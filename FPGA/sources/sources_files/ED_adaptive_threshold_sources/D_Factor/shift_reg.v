==> flow/design.v <==
module shift_reg (
		  input 	    sclr, 
		  input 	    clk, 
		  input [4:0] 	    a, 
		  input [31:0] 	    d, 
		  output reg [31:0] q);
   always @(posedge clk,posedge sclr)begin
     if(sclr == 1'b1)begin
	q = {32{1'b0}};
     end else begin
     case (a)
       5'b00000: q = d;
       5'b00001: q = d>>1;
       5'b00010: q = d>>2;
       5'b00011: q = d>>3;
       5'b00100: q = d>>4;
       5'b00101: q = d>>5;
       5'b00110: q = d>>6;
       5'b00111: q = d>>7;
       5'b01000: q = d>>8;
       5'b01001: q = d>>9;
       5'b01010: q = d>>10;
       5'b01011: q = d>>11;
       5'b01100: q = d>>12;
       5'b01101: q = d>>13;
       5'b01110: q = d>>14;
       5'b01111: q = d>>15;
       5'b10000: q = d>>16;
       5'b10001: q = d>>17;
       5'b10010: q = d>>18;
       5'b10011: q = d>>19;
       5'b10100: q = d>>20;
       5'b10101: q = d>>21;
       5'b10110: q = d>>22;
       5'b10111: q = d>>23;
       5'b11000: q = d>>24;
       5'b11001: q = d>>25;
       5'b11010: q = d>>26;
       5'b11011: q = d>>27;
       5'b11100: q = d>>28;
       5'b11101: q = d>>29;
       5'b11110: q = d>>30;
       5'b11111: q = d>>31;      
     endcase  
     end  
   end  
endmodule 
# --- Step by step through the tools: shift_reg ---
# Tool output for the design above, in the order of the flow.
# Lines are those of the file above, counted from 1.
# Library cell names are shortened.
setup:
  design: "shift_reg"
  clock_port: "clk"
  library: "sky130hd"
  lib_corner: "tt_025C_1v80"

# --- After elaboration ---
# Source: Yosys, flattened and elaborated, memories not mapped. Widths are those after wreduce; folded enables and synchronous resets count as part of the registers. Registers that Yosys merges into a memory's read port (data or address) are not register bits. Print and check cells do not count. Equal cells are merged and count once.
op_classes:
  n_eq: 31
  mux: 1
  reduce_and_logical: 1
op_table:
  columns: ["op", "n"]
  rows:
  - ["case mux 32 bit (select 32 bit)", 1]
  - ["equality test 5 bit with constant B", 16]
  - ["equality test 5 x 4 -> 1 bit with constant B", 8]
  - ["equality test 5 x 3 -> 1 bit with constant B", 4]
  - ["equality test 5 x 2 -> 1 bit with constant B", 2]
  - ["equality test 5 x 1 -> 1 bit with constant B", 1]
  - ["logical NOT 5 bit", 1]
word_totals:
  output_inout_bits: 32
  regBits: 32
  inputBits: 39
  word_cells: 34

# --- Longest topological paths ---
# Yosys ltp: most cells in a row. Word level: on the elaborated netlist, between registers, memories and ports. Mapped: between sequential cells and ports; inverters and the memories' decode and read muxes count.
depth:
  depth_word: 2
  ABC_AREA: 0
  mapped_depth: 9
  mapped_depth_nobuf: 5

# --- After synthesis ---
# Yosys stat after the flow's synthesis: flattened, memories mapped to cells. It holds for the ABC_AREA given above (unset counts as 0); a run with the other value may have another netlist.
# The area totals of this step are shown rounded.
types:
  columns: ["type", "n", "area_total_um2"]
  rows:
  - ["dfrtp_1", 32, 800.768]
  - ["a22oi_1", 79, 593.069]
  - ["and3_1", 34, 212.704]
  - ["nand3_1", 38, 190.182]
  - ["clkbuf_1", 48, 180.173]
  - ["a32oi_1", 20, 175.168]
  - ["buf_2", 35, 175.168]
  - ["nor2_1", 44, 165.158]
  - ["buf_6", 14, 157.651]
  - ["mux2i_1", 14, 140.134]
  - ["a22o_1", 14, 122.618]
  - ["o32a_1", 12, 120.115]
  - ["nand2_1", 31, 116.362]
  - ["a21oi_1", 22, 110.106]
  - ["a31oi_1", 17, 106.352]
  - ["mux2_2", 9, 101.347]
  - ["a222oi_1", 10, 100.096]
  - ["a32o_1", 10, 100.096]
# Other cell types: 61; their cells: 227.
synth_totals:
  area_um2: 5400
  mapped_cells: 710
  flip_flops: 32
  buffers: 115

# --- Timing after synthesis ---
# OpenSTA on the mapped netlist: ideal clock, no wires. The path of least setup slack (recovery checks aside). Input and output delay are each 20% of the period. Register names are those of the netlist, which keeps one name where synthesis merged equal registers.
synth_path:
  kind: "input -> register"
  from: "in a[1]"
  to: "reg q[11]"
  arrival_ps: 1833
  n_path_buf: 2
  slack_ps: 361
  stages: 7
  path_delay_ps: 1495
  setup_ps: 126
  period_ps: 2320
  in_delay_ps: 464
  t_required_ps: 2194
  period_less_setup_slack_ps: 1959
# "path_delay_ps" = arrival - input delay + setup time.
# "stages": output pins that drive a net of the path, with the launching flip-flop's if there is one; two outputs of one cell count as two.
# "period_less_setup_slack_ps" is the clock period less the worst setup slack; recovery checks do not enter. This is arithmetic on one report: input and output delays are still those of the set period (20% each).
# The rows between start and end are the longest chain of elaborated cells between them; the timing report does not say that the signal goes this way. Where chains are equally long, one stands for them.
# Each line given opens the expression or statement behind the cell; cells for indexed reads and writes are added by Yosys, which also makes memories of some case tables.
# A register here has more assigning lines than the two given.
synth_via:
  path_cell_list: "buf_6 -> buf_6 -> and2_1 -> a22oi_1 -> nor3_1 -> or4_1 -> o32a_1"
  elab_chain_len: 2
synth_lines:
  columns: ["element", "line_no", "text"]
  rows:
  - ["start: declaration", 4, "input [4:0] a,"]
  - ["equality test 5 bit", 11, "case (a)"]
  - ["case mux 32 bit (select 32 bit)", 11, null]
  - ["end: assignment", 12, "5'b00000: q = d;"]
  - ["end: assignment", 13, "5'b00001: q = d>>1;"]
  - ["end: declaration", 6, "output reg [31:0] q);"]

# --- Path in the finished layout ---
# From the final timing report of run 1: the path of least setup slack in the routed layout; clock arrival at registers is part of the times.
# The path's times are printed in steps of 10 ps; the period is the one set.
layout_path:
  kind: "input -> register"
  from: "in d[29]"
  to: "reg q[2]"
  in_delay_ps: 440
  slack_ps: -50
  period_ps: 2200
  stages: 7
  t_required_ps: 2370
  setup_ps: 120
  arrival_ps: 2420
  n_path_buf: 2
# The rows between start and end are the longest chain of elaborated cells between them; the timing report does not say that the signal goes this way. Where chains are equally long, one stands for them.
# A register here has more assigning lines than the two given.
layout_via:
  path_cell_list: "clkdlybuf4s50_1 -> buf_4 -> mux2i_1 -> o32ai_1 -> a31oi_1 -> o211ai_1 -> o32a_1"
  elab_chain_len: 1
layout_lines:
  columns: ["element", "line_no", "text"]
  rows:
  - ["start: declaration", 5, "input [31:0] d,"]
  - ["case mux 32 bit (select 32 bit)", 11, "case (a)"]
  - ["end: assignment", 12, "5'b00000: q = d;"]
  - ["end: assignment", 13, "5'b00001: q = d>>1;"]
  - ["end: declaration", 6, "output reg [31:0] q);"]

Data sheet: physical implementation of shift_reg

Record of 2 stored runs of the RTL-to-layout flow on shift_reg, platform sky130hd. The runs are unordered. Constraints: input delay and output delay 20% of the set period each, output load 0.01 pF.
"period_less_ws_ps" = clock period - worst setup slack. The figure is calculated, with input and output delays left at 20% of the set period.
"worst_path_time_ps" is the time allowed to the run's worst setup path (the clock period less input and output delay, where it has them) less its slack. Clock arrival times count: a late capture clock shortens it, a late launch clock lengthens it.
"fin_power_uw" is the tool's figure for a default switching activity; nothing was simulated.
"worst_path_time_ps" is known to 10 ps.
Measured values are rounded.

--- run 1 ---
==> flow/run.sh <==
#!/bin/bash
# the make line also repeats the synthesis and layout settings of config.mk as NAME=value (left out here)
make -C /OpenROAD-flow-scripts/flow DESIGN_CONFIG=/design/flow/config.mk WORK_HOME=/design/flow/orfs CLKGATE_MAP_FILE= finish
==> flow/config.mk <==
export PLATFORM = sky130hd
export DESIGN_NAME = shift_reg
export DESIGN_NICKNAME = shift_reg
export VERILOG_FILES = /design/flow/design.v
export SDC_FILE = /design/flow/constraint.sdc
export NUM_CORES = 4
export LEC_CHECK = 0
export CAP_MARGIN = 5
export CORE_MARGIN = 2
export CORE_UTILIZATION = 22
export CTS_CLUSTER_SIZE = 42
export GPL_ROUTABILITY_DRIVEN = 0
export MAX_ROUTING_LAYER = met5
export MIN_ROUTING_LAYER = met1
export PLACE_DENSITY_LB_ADDON = 0.04
export SETUP_SLACK_MARGIN = -0.11
export SLEW_MARGIN = 20
export TNS_END_PERCENT = 50
==> flow/constraint.sdc <==
create_clock -name core_clock -period 2.2 [get_ports {clk}]
set_input_delay 0.4400 -clock core_clock [delete_from_list [all_inputs] [get_ports {clk}]]
set_output_delay 0.4400 -clock core_clock [all_outputs]
set_load 0.01 [all_outputs]

==> results, as YAML <==
results:
  period_less_ws_ps: 2254
  final_die_area_um2: 26000
  timing.setup.tns_ps: -190
  worst_path_time_ps: 1810
  worst_path_kind: "input -> register"
  fin_power_uw: 3200
  post_route_stdcell_area_um2: 8400
  setup_worst_slack_ps: -54
  post_synth_area_um2: 5400
  utilization_frac: 0.35

--- run 2 ---
==> flow/run.sh <==
#!/bin/bash
# the make line also repeats the synthesis and layout settings of config.mk as NAME=value (left out here)
make -C /OpenROAD-flow-scripts/flow DESIGN_CONFIG=/design/flow/config.mk WORK_HOME=/design/flow/orfs CLKGATE_MAP_FILE= finish
==> flow/config.mk <==
export PLATFORM = sky130hd
export DESIGN_NAME = shift_reg
export DESIGN_NICKNAME = shift_reg
export VERILOG_FILES = /design/flow/design.v
export SDC_FILE = /design/flow/constraint.sdc
export NUM_CORES = 4
export LEC_CHECK = 0
export ABC_AREA = 0
export CAP_MARGIN = 20
export CORE_MARGIN = 2
export CORE_UTILIZATION = 52
export SLEW_MARGIN = 20
==> flow/constraint.sdc <==
create_clock -name core_clock -period 3.07 [get_ports {clk}]
set_input_delay 0.6140 -clock core_clock [delete_from_list [all_inputs] [get_ports {clk}]]
set_output_delay 0.6140 -clock core_clock [all_outputs]
set_load 0.01 [all_outputs]

==> results, as YAML <==
results:
  period_less_ws_ps: 2985
  final_die_area_um2: 11000
  timing.setup.tns_ps: 0
  worst_path_time_ps: 2370
  worst_path_kind: "input -> register"
  fin_power_uw: 1800
  post_route_stdcell_area_um2: 6400
  setup_worst_slack_ps: 85
  post_synth_area_um2: 5400
  utilization_frac: 0.63
