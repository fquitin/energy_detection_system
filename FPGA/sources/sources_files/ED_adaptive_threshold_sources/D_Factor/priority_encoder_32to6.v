==> flow/design.v <==
`timescale 1ns / 1ps
module priority_encoder_32to6(
			      input 	   clock,
			      input 	   reset,
			      input [31:0] data_in,
			      input 	   dv_in,
			      output reg [5:0] data_out);
always @ (posedge reset, posedge clock)
  begin
     if(reset == 1'b1) begin
	data_out = 6'b000000;
     end
     else begin
	if (dv_in) begin
	   if (data_in[31] == 1'b1) begin 
	      data_out =32; 
	   end else if (data_in[30] == 1'b1) begin 
	      data_out =31; 
	   end else if (data_in[29] == 1'b1) begin 
	      data_out =30; 
	   end else if (data_in[28] == 1'b1) begin 
	      data_out =29; 
	   end else if (data_in[27] == 1'b1) begin 
	      data_out =28; 
	   end else if (data_in[26] == 1'b1) begin 
	      data_out =27; 
	   end else if (data_in[25] == 1'b1) begin 
	      data_out =26; 
	   end else if (data_in[24] == 1'b1) begin 
	      data_out =25; 
	   end else if (data_in[23] == 1'b1) begin 
	      data_out =24; 
	   end else if (data_in[22] == 1'b1) begin 
	      data_out =23; 
	   end else if (data_in[21] == 1'b1) begin 
	      data_out =22; 
	   end else if (data_in[20] == 1'b1) begin 
	      data_out =21; 
	   end else if (data_in[19] == 1'b1) begin 
	      data_out =20; 
	   end else if (data_in[18] == 1'b1) begin 
	      data_out =19; 
	   end else if (data_in[17] == 1'b1) begin 
	      data_out =18; 
	   end else if (data_in[16] == 1'b1) begin 
	      data_out =17; 
	   end else if (data_in[15] == 1'b1) begin 
	      data_out =16; 
	   end else if (data_in[14] == 1'b1) begin 
	      data_out =15; 
	   end else if (data_in[13] == 1'b1) begin 
	      data_out =14;
	   end else if (data_in[12] == 1'b1) begin 
	      data_out =13; 
	   end else if (data_in[11] == 1'b1) begin 
	      data_out =12; 
	   end else if (data_in[10] == 1'b1) begin 
	      data_out =11; 
	   end else if (data_in[9] == 1'b1) begin 
	      data_out =10; 
	   end else if (data_in[8] == 1'b1) begin 
	      data_out =9; 
	   end else if (data_in[7] == 1'b1) begin 
	      data_out =8; 
	   end else if (data_in[6] == 1'b1) begin 
	      data_out =7; 
	   end else if (data_in[5] == 1'b1) begin 
	      data_out =6; 
	   end else if (data_in[4] == 1'b1) begin 
	      data_out =5; 
	   end else if (data_in[3] == 1'b1) begin 
	      data_out =4; 
	   end else if (data_in[2] == 1'b1) begin 
	      data_out =3; 
	   end else if (data_in[1] == 1'b1) begin 
	      data_out =2; 
	   end else if (data_in[0] == 1'b1) begin 
	      data_out =1; 
	   end else begin 
	      data_out =0; 
	   end
	end  
     end  
  end  
endmodule  
Reports on priority_encoder_32to6. The steps from the RTL of priority_encoder_32to6 to its reports follow in flow order. Lines are those of the file above, counted from 1. Operators: Yosys type, input widths -> output width; for muxes data width and select width s. Cell names lack the library's common part. A cell with - has no value.

Top: priority_encoder_32to6. Clock port: clock. Cell library: sky130hd. Timing corner: tt_025C_1v80.

Word-level counts. Counts by Yosys on the flattened word-level netlist (proc, flatten, opt, wreduce; memories kept). Register bits leave out memories and registers merged into their read ports (data or address); mux counts leave out enables and synchronous resets folded into registers. Print and check cells are left out. Cells with the same type and inputs are merged into one.

Elaborated cells: 33. For bits in registers the number is 6.

The figure for muxes and demuxes is 32.

Operators by type and width (count): $mux 5 (16); $mux 4 (8); $mux 3 (4); $mux 6 (1); $mux 2 (2); $mux 1 (1).

Logic depth. Yosys ltp: most cells in a row. Word level: on the elaborated netlist, between registers, memories and ports. Mapped: between sequential cells and ports; inverters and the memories' decode and read muxes count.

The figure for word-level depth is 32. The entry for ABC_AREA reads 0. Under gate-level depth with buffers stands 5. Under gate-level depth less buffers stands 5.

Netlist. The flow's flattened synthesis, as Yosys stat reports it; memories are mapped. The netlist is that of the ABC_AREA named above (0 if unset); the other value can give another one.

Cells by type: dfrtp_1 (count 6, area in all 150.144 µm²); o21ai_0 (count 9, area in all 45.043 µm²); inv_1 (count 11, area in all 41.29 µm²); nor2_1 (count 11, area in all 41.29 µm²); a21oi_1 (count 7, area in all 35.034 µm²); nor4_1 (count 5, area in all 31.28 µm²); mux2_2 (count 2, area in all 22.522 µm²); a2111oi_0 (count 2, area in all 17.517 µm²); nor3_1 (count 3, area in all 15.014 µm²); o31ai_1 (count 2, area in all 15.014 µm²); and3_1 (count 2, area in all 12.512 µm²); o22ai_2 (count 1, area in all 12.512 µm²); a2111o_1 (count 1, area in all 11.261 µm²); buf_6 (count 1, area in all 11.261 µm²); nand2_1 (count 3, area in all 11.261 µm²); o221a_2 (count 1, area in all 11.261 µm²); or4_4 (count 1, area in all 11.261 µm²); o21ba_1 (count 1, area in all 10.01 µm²).

Not listed: further types 11, cells in them 11.

The figure for cell count is 80. The entry for synthesis area reads 583.1 µm². Under mapped flip-flops stands 6.

Worst setup path after synthesis. Source: OpenSTA report_checks on the synthesized netlist (no wires, ideal clock, input and output delay 20% of the period each), path of least setup slack; recovery checks are left aside. Register names are those of the netlist, which keeps one name where synthesis merged equal registers.

Kind: in2reg. From: input port data_in[11]. To: register data_out[2]. Data required time: 2.485 ns. For clock period the number is 2.61 ns. The entry for slack reads 0.958 ns. Under stages stands 5. The figure for delay of the path is 1.130 ns. Setup time: 0.125 ns. The figure for arrival time is 1.527 ns. Period reached after synthesis: 1.652 ns.

"delay of the path" is the arrival time less input delay plus setup time. "stages": output pins that drive a net of the path, with the launching flip-flop's if there is one; two outputs of one cell count as two. "period reached after synthesis" = period - worst setup slack (recovery checks aside). The figure is calculated, with input and output delays left at 20% of the set period. The rows between start and end are the longest chain of elaborated cells between them; the timing report does not say that the signal goes this way. Where chains are equally long, one stands for them. A line is the first line of the expression or statement that the cell stems from. Yosys adds cells for indexed reads and writes and turns some case tables into memories. At most two assigning lines are given for a register; there are more.

Path through: or4_4 > o21ba_1 > o21ai_2 > a21oi_2 > o22ai_2. Under length of the longest elaborated chain stands 21. Elaborated cells on any way between the ends: 21. For RTL lines with such cells the number is 21. Those cells by class: 21 x mux.

Ends and longest elaborated chain, post-synthesis: start, declared (RTL line 5) `input [31:0] data_in,`; $mux 4 (RTL line 55) `end else if (data_in[11] == 1'b1) begin`; $mux 4 (RTL line 53) `end else if (data_in[12] == 1'b1) begin`; $mux 4 (RTL line 51) `end else if (data_in[13] == 1'b1) begin`; $mux 4 (RTL line 49) `end else if (data_in[14] == 1'b1) begin`; $mux 5 (RTL line 47) `end else if (data_in[15] == 1'b1) begin`; $mux 5 (RTL line 45) `end else if (data_in[16] == 1'b1) begin`; $mux 5 (RTL line 43) `end else if (data_in[17] == 1'b1) begin`; [... 7 more ...]; $mux 5 (RTL line 27) `end else if (data_in[25] == 1'b1) begin`; $mux 5 (RTL line 25) `end else if (data_in[26] == 1'b1) begin`; $mux 5 (RTL line 23) `end else if (data_in[27] == 1'b1) begin`; $mux 5 (RTL line 21) `end else if (data_in[28] == 1'b1) begin`; $mux 5 (RTL line 19) `end else if (data_in[29] == 1'b1) begin`; $mux 5 (RTL line 17) `end else if (data_in[30] == 1'b1) begin`; $mux 6 (RTL line 15) `if (data_in[31] == 1'b1) begin`; end, assigned (RTL line 16) `data_out =32;`; end, assigned (RTL line 18) `data_out =31;`; end, declared (RTL line 7) `output reg [5:0] data_out);`.

Worst path after layout. From the final timing report of entry A: the path of least setup slack in the routed layout; clock arrival at registers is part of the times.

Kind: in2reg. From: input port data_in[7]. To: register data_out[2]. Setup time: 0.08 ns. For clock period the number is 0.921 ns. Data required time: 1.07 ns. The figure for arrival time is 1.32 ns. The entry for slack reads -0.26 ns. Under stages stands 6.

The rows between start and end are the longest chain of elaborated cells between them; the timing report does not say that the signal goes this way. Where chains are equally long, one stands for them. At most two assigning lines are given for a register; there are more.

Path through: buf_8 > or4_4 > o21ba_4 > o21ai_2 > a21oi_2 > o22ai_2. Under length of the longest elaborated chain stands 25. Elaborated cells on any way between the ends: 25. For RTL lines with such cells the number is 25. Those cells by class: 25 x mux.

Ends and longest elaborated chain, after layout: start, declared (RTL line 5) `input [31:0] data_in,`; $mux 4 (RTL line 63) `end else if (data_in[7] == 1'b1) begin`; $mux 4 (RTL line 61) `end else if (data_in[8] == 1'b1) begin`; $mux 4 (RTL line 59) `end else if (data_in[9] == 1'b1) begin`; $mux 4 (RTL line 57) `end else if (data_in[10] == 1'b1) begin`; $mux 4 (RTL line 55) `end else if (data_in[11] == 1'b1) begin`; $mux 4 (RTL line 53) `end else if (data_in[12] == 1'b1) begin`; $mux 4 (RTL line 51) `end else if (data_in[13] == 1'b1) begin`; [... 11 more ...]; $mux 5 (RTL line 27) `end else if (data_in[25] == 1'b1) begin`; $mux 5 (RTL line 25) `end else if (data_in[26] == 1'b1) begin`; $mux 5 (RTL line 23) `end else if (data_in[27] == 1'b1) begin`; $mux 5 (RTL line 21) `end else if (data_in[28] == 1'b1) begin`; $mux 5 (RTL line 19) `end else if (data_in[29] == 1'b1) begin`; $mux 5 (RTL line 17) `end else if (data_in[30] == 1'b1) begin`; $mux 6 (RTL line 15) `if (data_in[31] == 1'b1) begin`; end, assigned (RTL line 16) `data_out =32;`; end, assigned (RTL line 18) `data_out =31;`; end, declared (RTL line 7) `output reg [5:0] data_out);`.

==> runs of priority_encoder_32to6 <==
Design priority_encoder_32to6 on sky130hd. What follows are 2 stored runs of the flow, each under its own settings; their order means nothing. The constraints put input and output delay at 20% of the set period each and load the outputs with 0.01 pF. "period achieved": clock period set for the run, less the worst setup slack. It is reckoned from that one timing run; input and output delays stay at 20% of the period that was set. "time on the worst setup path" means the part of the period allowed to the worst setup path (the constraints hold back 20% at inputs and 20% at outputs) less its slack; where the path has registers, the arrival times of their clocks count too. "power consumption" is the tool's figure for a default switching activity; nothing was simulated.

Files of entry A:
==> flow/run.sh <==
#!/bin/bash
# the make line also repeats the synthesis and layout settings of config.mk as NAME=value (left out here)
make -C /OpenROAD-flow-scripts/flow DESIGN_CONFIG=/design/flow/config.mk WORK_HOME=/design/flow/orfs CLKGATE_MAP_FILE= finish
==> flow/config.mk <==
export PLATFORM = sky130hd
export DESIGN_NAME = priority_encoder_32to6
export DESIGN_NICKNAME = priority_encoder_32to6
export VERILOG_FILES = /design/flow/design.v
export SDC_FILE = /design/flow/constraint.sdc
export NUM_CORES = 4
export LEC_CHECK = 0
export CAP_MARGIN = 35
export CORE_ASPECT_RATIO = 0.53
export CORE_MARGIN = 2
export CORE_UTILIZATION = 15
export CTS_CLUSTER_DIAMETER = 228
export CTS_CLUSTER_SIZE = 39
export GPL_ROUTABILITY_DRIVEN = 0
export HOLD_SLACK_MARGIN = 0.08
export PLACE_DENSITY_LB_ADDON = 0.01
export SETUP_SLACK_MARGIN = 0.13
export SLEW_MARGIN = 20
==> flow/constraint.sdc <==
create_clock -name core_clock -period 0.921 [get_ports {clock}]
set_input_delay 0.1842 -clock core_clock [delete_from_list [all_inputs] [get_ports {clock}]]
set_output_delay 0.1842 -clock core_clock [all_outputs]
set_load 0.01 [all_outputs]

Results of entry A. The measured area of the synthesized netlist is 583.1 µm². The period achieved reads 1.177 ns. The measured power consumption is 0.001225 W. For the time on the worst setup path the run shows 0.99 ns. Critical path type: in2reg. The measured worst setup slack after layout is -0.256 ns. For the standard-cell area after routing the run shows 1,447.6 µm². The post-layout utilization comes to 39.1%. The overall die area comes to 4,427.3 µm². The setup TNS comes to -0.982 ns.

Files of entry B:
==> flow/run.sh <==
#!/bin/bash
# the make line also repeats the synthesis and layout settings of config.mk as NAME=value (left out here)
make -C /OpenROAD-flow-scripts/flow DESIGN_CONFIG=/design/flow/config.mk WORK_HOME=/design/flow/orfs CLKGATE_MAP_FILE= finish
==> flow/config.mk <==
export PLATFORM = sky130hd
export DESIGN_NAME = priority_encoder_32to6
export DESIGN_NICKNAME = priority_encoder_32to6
export VERILOG_FILES = /design/flow/design.v
export SDC_FILE = /design/flow/constraint.sdc
export NUM_CORES = 4
export LEC_CHECK = 0
export CAP_MARGIN = 20
export CORE_MARGIN = 2
export CORE_UTILIZATION = 24
export SLEW_MARGIN = 20
==> flow/constraint.sdc <==
create_clock -name core_clock -period 1.59 [get_ports {clock}]
set_input_delay 0.3180 -clock core_clock [delete_from_list [all_inputs] [get_ports {clock}]]
set_output_delay 0.3180 -clock core_clock [all_outputs]
set_load 0.01 [all_outputs]

Results of entry B. The period achieved reads 1.562 ns. For the time on the worst setup path the run shows 1.24 ns. Critical path type: in2reg. The measured worst setup slack after layout is 0.028 ns. The measured area of the synthesized netlist is 583.1 µm². The measured power consumption is 0.0005684 W. The setup TNS comes to 0.000 ns. The overall die area comes to 2,839.8 µm². The post-layout utilization comes to 55.1%. For the standard-cell area after routing the run shows 1,242.4 µm².
